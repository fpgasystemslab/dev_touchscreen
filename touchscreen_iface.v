==> flow/design.v <==
`default_nettype none
`timescale 1 ns / 1 ps
module touchscreen_iface
(
input wire              CLK,
input wire              RST,
input  wire             TS_STB,      
output wire             TS_ACK,
input  wire [11:0]      TS_DAT_X,
input  wire [11:0]      TS_DAT_Y,
output wire             O_STB,
input  wire             O_ACK,
output wire [31:0]      O_DAT        
);
reg             ts_ack_;
reg             o_stb_;
reg  [31:0]     o_dat_;
always @(negedge CLK or posedge RST)
    if(RST)         ts_ack_ <= 0;
    else            ts_ack_ <= TS_STB;
assign TS_ACK = ts_ack_;
always @(posedge CLK or posedge RST)
    if(RST)                     o_stb_ <= 0;
    else if(         TS_STB)    o_stb_ <= 1;
    else if( o_stb_ & O_ACK)    o_stb_ <= 0;
always @(posedge CLK or posedge RST)
    if(RST)                     o_dat_ <= 0;
    else if(TS_STB)             o_dat_ <= {4'd8, TS_DAT_X, 4'd0, TS_DAT_Y};
assign O_STB = o_stb_;
assign O_DAT = o_dat_;
endmodule
From RTL to reports: touchscreen_iface
Tool output for the design above, in the order of the flow.
Line numbers count from 1 in the design file above.
Operators: Yosys type, input widths -> output width; for muxes data width and select width s.
Cell names lack the library's common part.
Not given: --
- design top: touchscreen_iface
- clock input: CLK
- standard-cell library: sky130hd
- timing corner: tt_025C_1v80

Word level
Counts by Yosys on the flattened word-level netlist (proc, flatten, opt, wreduce; memories kept). Register bits leave out memories and registers merged into their read ports (data or address). Print and check cells are left out. Cells with the same type and inputs are merged into one.
- register bits: 27
- elaborated cells at 7
- output and inout port bits: 34
- bitwise gates (word level) at 1
- reduce/logical cells at 1
- noted multiplexer cells: 2
- operator list (kind ; count):
    $reduce_bool 2->1 ; 1
    $mux 1 ; 2
    $and 1x1->1 ; 1

Longest topological paths
Longest topological path by Yosys (ltp), each cell counted once; first at word level (registers and memories cut), then after technology mapping (sequential cells cut; the memories' decode and read muxes count).
- word-level depth at 3
- ABC_AREA at 0
- gate-level depth with buffers: 3

After synthesis
The flow's flattened synthesis, as Yosys stat reports it; memories are mapped. The netlist is that of the ABC_AREA named above (0 if unset); the other value can give another one.
- mapped area: 1142.3 um^2
- noted buffers: 10
- noted flip-flop cells: 27
- standard cells after synthesis: 66
- cells by type (cell type ; count ; total area (um^2)):
    dfrtp_1 ; 26 ; 650.624
    mux2_4 ; 18 ; 270.259
    mux2_2 ; 6 ; 67.565
    buf_4 ; 7 ; 52.55
    buf_12 ; 2 ; 40.038
    dfrtn_1 ; 1 ; 25.024
    buf_6 ; 1 ; 11.261
    a21o_1 ; 1 ; 7.507
    inv_1 ; 2 ; 7.507
    or2_2 ; 1 ; 6.256
    conb_1 ; 1 ; 3.754

Hand-over note for touchscreen_iface

Record of 2 stored runs of the RTL-to-layout flow on touchscreen_iface, platform sky130hd. The runs are unordered. Constraints: input delay and output delay 20% of the set period each, output load 0.01 pF.

Run 1
Settings were period_ns = 1.09; CORE_UTILIZATION = 70; SETUP_SLACK_MARGIN = -0.07; PLACE_DENSITY = 0.43; HOLD_SLACK_MARGIN = 0.18; GPL_TIMING_DRIVEN = 0; SLEW_MARGIN = 0; MIN_ROUTING_LAYER = met2; CAP_MARGIN = 20; CORE_MARGIN = 2
- no final report: placement broke off with GPL-0301

Run 2
Settings were period_ns = 1.49; CAP_MARGIN = 20; CORE_MARGIN = 2; CORE_UTILIZATION = 40; SLEW_MARGIN = 20
- overall die area: 3,299.3 um^2
- noted the smallest setup slack: -0.390 ns
- noted the standard-cell area after layout: 1,662.8 um^2
- post-synthesis cell area: 1,142.3 um^2

End of note.
